==> flow/design.v <==
`default_nettype none
`timescale 1ns/1ns
module alu (
    input wire clk,
    input wire rst,
    input wire enable,
    input wire [7:0] operation,
    input wire [7:0] op1,
    input wire [7:0] op2,
	input wire cpu_carry,
    output reg [7:0] result_l,
    output reg [7:0] result_h,
    output wire carry,
    output wire zero,
    output wire sign
);
	reg [7:0] res_h;
	reg [7:0] res_l;
	reg ca;
	reg ze;
	reg si;
	assign carry = ca;
	assign zero = ze;
	assign sign = si;
	assign result_l = res_l;
	assign result_h = res_h;
	always @(posedge clk or posedge rst) begin
	    if (rst) begin
			res_h <= 0;
	        res_l <= 0;
	        ca <= 0;
	        ze <= 0;
	        si <= 0;
	    end else begin
			if (enable) begin
				res_h <= 0;
				case (operation[7])
					1'b1: begin  
						case (operation[6:1])
							6'b00_0100: begin  
								if ((op1 + op2 + cpu_carry) > 255) ca <= 1;
                        		res_l <= (op1 + op2 + cpu_carry);
							end
							6'b00_0101: begin  
								if ((op1 + op2 + cpu_carry) > 255) ca <= 1;
                        		res_l <= (op1 + op2 + cpu_carry);
							end
							6'b00_0110: begin  
								if ((op1 - op2) == 0) ze <= 1;
								if (op1 < op2) begin
									si <= 1;
									res_l <= (op2 - op1);
								end else begin
									res_l <= (op1 - op2);
								end
							end
							6'b00_0111: begin  
								if ((op1 - op2) == 0) ze <= 1;
								if (op1 < op2) begin
									si <= 1;
									res_l <= (op2 - op1);
								end else begin
									res_l <= (op1 - op2);
								end
							end
							6'b00_1000: begin  
								if ((op1 == 0) | (op2 == 0)) ze <= 1;
								{ res_h, res_l } <= (op1 * op2);
							end
							6'b00_1001: begin  
								if ((op1 == 0) | (op2 == 0)) ze <= 1;
								{ res_h, res_l } <= (op1 * op2);
							end
							6'b00_1010: begin  
								if ((op1 & op2) == 0) ze <= 1;
                        		res_l <= (op1 & op2);
							end
							6'b00_1011: begin  
								if ((op1 & op2) == 0) ze <= 1;
                        		res_l <= (op1 & op2);
							end
							6'b00_1100: begin  
								if ((op1 | op2) == 0) ze <= 1;
                        		res_l <= (op1 | op2);
							end
							6'b00_1101: begin  
								if ((op1 | op2) == 0) ze <= 1;
                        		res_l <= (op1 | op2);
							end
							6'b00_1110: begin  
								if ((op1 ^ op2) == 0) ze <= 1;
                        		res_l <= (op1 ^ op2);
							end
							6'b00_1111: begin  
								if ((op1 ^ op2) == 0) ze <= 1;
                        		res_l <= (op1 ^ op2);
							end
						endcase
					end
					1'b0: begin  
						if (operation[6:3] == 4'b1100) begin  
							res_l <= op1 | (8'b00000001 << operation[2:0]);
						end else if (operation[6:3] == 4'b1101) begin   
							if ((op1 & ~(8'b00000001 << operation[2:0])) == 8'b0000_0000) ze <= 1;
							res_l <= op1 & ~(8'b00000001 << operation[2:0]);
						end else begin
							case (operation)
								8'b0000_0001: begin  
									if (op1 == 8'h01) ze <= 1;
									if (op1 < 8'h01) begin
										si <= 1;
										res_l <= 8'h01;
									end else begin
										res_l <= (op1 - 1'b1);
									end
								end
								8'b0000_0010: begin  
									if (op1 == 8'hFF) begin
										ca <= 1;
										ze <= 1;
									end
									res_l <= (op1 + 1'b1);
								end
								8'b0000_0011: begin  
									if ((~op1) == 8'h00) ze <= 1;
									res_l <= ~op1;
								end
								8'b0000_0100: begin  
									ca <= 1;
								end
								8'b0000_0101: begin  
									ca <= 0;
								end
								8'b0000_0110: begin  
									if (op1 == 0) ze <= 1;
									res_l <= { op1[6:0], op1[7] };
								end
								8'b0000_0111: begin  
									if (op1 == 0) ze <= 1;
									res_l <= { op1[0], op1[7:1] };
								end
								8'b0000_1000: begin  
									if ({ op1[6:0], cpu_carry } == 0) ze <= 1;
									res_l <= { op1[6:0], cpu_carry };
									ca <= op1[7];
								end
								8'b0000_1001: begin  
									if ({ cpu_carry, op1[7:1] } == 0) ze <= 1;
									res_l <= { cpu_carry, op1[7:1] };
									ca <= op1[0];
								end
								8'b0000_1010: begin  
									if (op1 == 0) ze <= 1;
									res_l <= { op1[3:0], op1[7:4] };
								end
							endcase
						end
					end
            	endcase
			end
	    end
	end
endmodule
# Tool chain data of alu
# Tool output for the design above, in the order of the flow.
# Lines are those of the file above, counted from 1.
# Not given: --
dict set report design {
  top {alu}
  clk_port {clk}
  cell_library {sky130hd}
  pvt_corner {tt_025C_1v80}
}

# Elaborated design
# Counts by Yosys on the flattened word-level netlist (proc, flatten, opt, wreduce; memories kept). Register bits leave out memories and registers merged into their read ports (data or address). Print and check cells are left out.
dict set report classes {
  n_addsub 9
  multipliers 1
  cmp 3
  n_eq 52
  n_shift 1
  mux 39
  logic 12
  reduce_logical 21
}
# op count
set ops {}
lappend ops {{zero test 32 bit} 4}
lappend ops {{multiplier 8 x 8 -> 16 bit} 1}
lappend ops {{parallel mux 8 bit (select 8 bit)} 1}
lappend ops {{equality test 6 x 4 -> 1 bit (second input constant)} 8}
lappend ops {{zero test 8 bit} 6}
lappend ops {{parallel mux 8 bit (select 6 bit)} 1}
lappend ops {{2-to-1 mux 8 bit} 6}
lappend ops {{equality test 8 x 3 -> 1 bit (second input constant)} 4}
lappend ops {{equality test 6 x 3 -> 1 bit (second input constant)} 4}
lappend ops {{equality test 8 x 4 -> 1 bit (second input constant)} 3}
lappend ops {{bitwise AND 8 bit} 3}
lappend ops {{bitwise OR 8 bit} 3}
lappend ops {{2-to-1 mux 1 bit} 24}
lappend ops {{inequality test 3 x 2 -> 1 bit (second input constant)} 7}
lappend ops {{inequality test 4 bit (second input constant)} 5}
lappend ops {{AND reduction 16 bit} 1}
lappend ops {{equality test 8 x 1 -> 1 bit (second input constant)} 2}
lappend ops {{equality test 8 x 2 -> 1 bit (second input constant)} 2}
lappend ops {{subtractor 8 bit} 2}
lappend ops {{XOR 8 bit} 2}
lappend ops {{inverter 8 bit} 2}
lappend ops {{parallel mux 8 bit (select 2 bit)} 1}
lappend ops {{AND reduction 7 bit} 2}
lappend ops {{OR reduction 2 bit} 6}
lappend ops {{inequality test 11 x 1 -> 1 bit (second input constant)} 1}
lappend ops {{inequality test 11 bit (second input constant)} 1}
lappend ops {{inequality test 10 bit (second input constant)} 1}
lappend ops {{> comparator 10 x 8 -> 1 bit (second input constant)} 1}
# Not listed: further kinds 25, cells in them 34.
dict set report word_totals {
  regBits 19
  input_bits 28
  out_inout_bits 19
  wordCells 143
}

# Depth
# Longest topological path by Yosys (ltp), each cell counted once; first at word level (registers and memories cut), then after technology mapping (sequential cells cut; the memories' decode and read muxes count).
dict set report logic_depth {
  depth_word 8
  abc_area 0
  mapped_depth 19
  ltp_nobuf 18
}

# Synthesis result
# Yosys stat after the flow's synthesis: flattened, memories mapped to cells. It holds for the ABC_AREA given above (unset counts as 0); a run with the other value may have another netlist.
dict set report synth_totals {
  mapped_cells 735
  yosys_area_um2 5646.7
  seqArea_um2 475.5
  ffs 19
  n_buf 33
}
# cell_type count type_area_um2
set by_type {}
lappend by_type {sky130_fd_sc_hd__ha_1 71 888.352}
lappend by_type {sky130_fd_sc_hd__fa_1 40 800.768}
lappend by_type {sky130_fd_sc_hd__dfrtp_1 19 475.456}
lappend by_type {sky130_fd_sc_hd__nor2_1 91 341.578}
lappend by_type {sky130_fd_sc_hd__inv_1 83 311.549}
lappend by_type {sky130_fd_sc_hd__nand2_1 52 195.187}
lappend by_type {sky130_fd_sc_hd__xnor2_1 21 183.926}
lappend by_type {sky130_fd_sc_hd__a21oi_1 35 175.168}
lappend by_type {sky130_fd_sc_hd__o21ai_0 31 155.149}
lappend by_type {sky130_fd_sc_hd__mux4_2 6 135.13}
lappend by_type {sky130_fd_sc_hd__a211oi_1 13 97.594}
lappend by_type {sky130_fd_sc_hd__a31oi_1 14 87.584}
lappend by_type {sky130_fd_sc_hd__nand3_1 17 85.082}
lappend by_type {sky130_fd_sc_hd__nor3_1 17 85.082}
lappend by_type {sky130_fd_sc_hd__nor4_1 13 81.328}
lappend by_type {sky130_fd_sc_hd__clkbuf_1 19 71.318}
lappend by_type {sky130_fd_sc_hd__a21o_1 9 67.565}
lappend by_type {sky130_fd_sc_hd__a221oi_1 7 61.309}
# Other cell types: 59; their cells: 177.

# Path before layout
# Source: OpenSTA report_checks on the synthesized netlist (no wires, ideal clock, input and output delay 20% of the period each), path of least setup slack; recovery checks are left aside. Register names are those of the netlist, which keeps one name where synthesis merged equal registers.
dict set report synth_path {
  path_type {input to register}
  from {input port op1[1]}
  to {register res_h[7]}
  clock_period_ns 6.18
  input_delay_ns 1.236
  setup_time_ns 0.128
  t_first_pin_ns 1.236
  arrival_time_ns 5.433
  required_time_ns 6.052
  path_slack_ns 0.619
  path_delay_ns 4.325
  stages 16
  n_path_buf 1
  synth_period_reached_ns 5.561
}
# "path_delay_ns" is the arrival time less input delay plus setup time.
# "stages" counts driving pins, that of a launching flip-flop among them; a cell with two outputs on the path counts twice.
# "synth_period_reached_ns" is the clock period less the worst setup slack; recovery checks do not enter. This is arithmetic on one report: input and output delays are still those of the set period (20% each).
# Between the ends stands the longest chain of elaborated cells between them, by number of cells; it is not shown to be the way that was timed. Of several equally long chains one is given.
# A line is the first line of the expression or statement that the cell stems from. Yosys adds cells for indexed reads and writes and turns some case tables into memories.
dict set report synth_between {
  path_cell_list {sky130_fd_sc_hd__buf_2 > sky130_fd_sc_hd__clkinv_1 > sky130_fd_sc_hd__nor2_1 > sky130_fd_sc_hd__fa_1 > sky130_fd_sc_hd__fa_1 > sky130_fd_sc_hd__fa_1 > sky130_fd_sc_hd__inv_1 > sky130_fd_sc_hd__fa_1 > sky130_fd_sc_hd__inv_1 > sky130_fd_sc_hd__ha_1 > sky130_fd_sc_hd__or3_1 > sky130_fd_sc_hd__nor3_1 > sky130_fd_sc_hd__o21ai_0 > sky130_fd_sc_hd__a21oi_1 > sky130_fd_sc_hd__xnor2_1 > sky130_fd_sc_hd__o2bb2ai_1}
  elab_chain_len 3
  cone_cells 3
  classes_between {1 x mul; 2 x mux}
}
# element line_no
set synth_lines {}
lappend synth_lines {{from (decl)} 8} ;# input wire [7:0] op1,
lappend synth_lines {{multiplier 8 x 8 -> 16 bit} 72} ;# { res_h, res_l } <= (op1 * op2);
lappend synth_lines {{2-to-1 mux 8 bit} 39} ;# case (operation[6:1])
lappend synth_lines {{2-to-1 mux 8 bit} 37} ;# case (operation[7])
lappend synth_lines {{to (assign)} 29} ;# res_h <= 0;
lappend synth_lines {{to (assign)} 36} ;# res_h <= 0;
lappend synth_lines {{to (decl)} 17} ;# reg [7:0] res_h;

# Worst path after layout
# Path of least setup slack in the final report of run 1 (OpenROAD, finished layout, wires in). Where an end is a register, its clock arrival counts in the times.
dict set report layout_path {
  path_type {input to register}
  from {input port op1[2]}
  to {register res_h[7]}
  clock_period_ns 10.9
  input_delay_ns 2.18
  setup_time_ns 0.13
  t_first_pin_ns 2.18
  arrival_time_ns 7.71
  required_time_ns 11.03
  path_slack_ns 3.32
  stages 16
  n_path_buf 1
}
# Between the ends stands the longest chain of elaborated cells between them, by number of cells; it is not shown to be the way that was timed. Of several equally long chains one is given.
dict set report layout_between {
  path_cell_list {sky130_fd_sc_hd__clkdlybuf4s50_1 > sky130_fd_sc_hd__clkinv_1 > sky130_fd_sc_hd__nor2_1 > sky130_fd_sc_hd__fa_1 > sky130_fd_sc_hd__fa_1 > sky130_fd_sc_hd__fa_1 > sky130_fd_sc_hd__inv_1 > sky130_fd_sc_hd__fa_1 > sky130_fd_sc_hd__inv_1 > sky130_fd_sc_hd__ha_1 > sky130_fd_sc_hd__or3_1 > sky130_fd_sc_hd__nor3_1 > sky130_fd_sc_hd__o21ai_0 > sky130_fd_sc_hd__a21oi_1 > sky130_fd_sc_hd__xnor2_1 > sky130_fd_sc_hd__o2bb2ai_1}
  elab_chain_len 3
  cone_cells 3
  classes_between {1 x mul; 2 x mux}
}
# element line_no
set layout_lines {}
lappend layout_lines {{from (decl)} 8} ;# input wire [7:0] op1,
lappend layout_lines {{multiplier 8 x 8 -> 16 bit} 72} ;# { res_h, res_l } <= (op1 * op2);
lappend layout_lines {{2-to-1 mux 8 bit} 39} ;# case (operation[6:1])
lappend layout_lines {{2-to-1 mux 8 bit} 37} ;# case (operation[7])
lappend layout_lines {{to (assign)} 29} ;# res_h <= 0;
lappend layout_lines {{to (assign)} 36} ;# res_h <= 0;
lappend layout_lines {{to (decl)} 17} ;# reg [7:0] res_h;

# Flow measurements of alu on sky130hd: 2 stored runs with different settings, listed in no order. Input and output delays are each 20% of the period that was set; the output load is 0.01 pF.
# "achieved_clock_period_ns": clock period set for the run, less the worst setup slack. It is reckoned from that one timing run; input and output delays stay at 20% of the period that was set.
# "timing.worst_path_ns": the worst setup path's part of the clock period (all of it between registers, 20% less for each end at a port) less its slack. A launch clock that arrives late makes it longer, a capture clock that arrives late makes it shorter.
# "totalPower_mw" is the tool's figure for a default switching activity; nothing was simulated.
run="run 1" settings period_ns=10.9 CORE_UTILIZATION=34 SETUP_SLACK_MARGIN=2.36 PLACE_DENSITY=0.5 CORE_MARGIN=2 GPL_ROUTABILITY_DRIVEN=1 CTS_CLUSTER_SIZE=68 MIN_ROUTING_LAYER="met1" CAP_MARGIN=20 SLEW_MARGIN=20
run="run 1" results setup_ws_ns=3.321 timing.worst_path_ns=5.40 worstPathKind="input to register" totalPower_mw=0.6726 timing.hold.ws_ns=0.481 achieved_clock_period_ns=7.579 utilization_pct=38.8 design_die_area_um2=17654.4 synthesis_area_um2=5646.7 setup_tns_ns=0.000 finish.stdcell_area_um2=6372.4
run="run 2" settings period_ns=3.91 CORE_UTILIZATION=19 SETUP_SLACK_MARGIN=1.13 PLACE_DENSITY_LB_ADDON=0.07 ABC_AREA=0 GPL_TIMING_DRIVEN=1 GPL_ROUTABILITY_DRIVEN=1 CTS_CLUSTER_SIZE=15 CTS_CLUSTER_DIAMETER=187 CAP_MARGIN=20 CORE_MARGIN=2 SLEW_MARGIN=20
run="run 2" results setup_ws_ns=-0.459 timing.worst_path_ns=3.59 worstPathKind="input to register" totalPower_mw=2.656 timing.hold.ws_ns=0.465 achieved_clock_period_ns=4.369 utilization_pct=31.1 design_die_area_um2=31113.4 synthesis_area_um2=5646.7 setup_tns_ns=-3.907 finish.stdcell_area_um2=9180.0
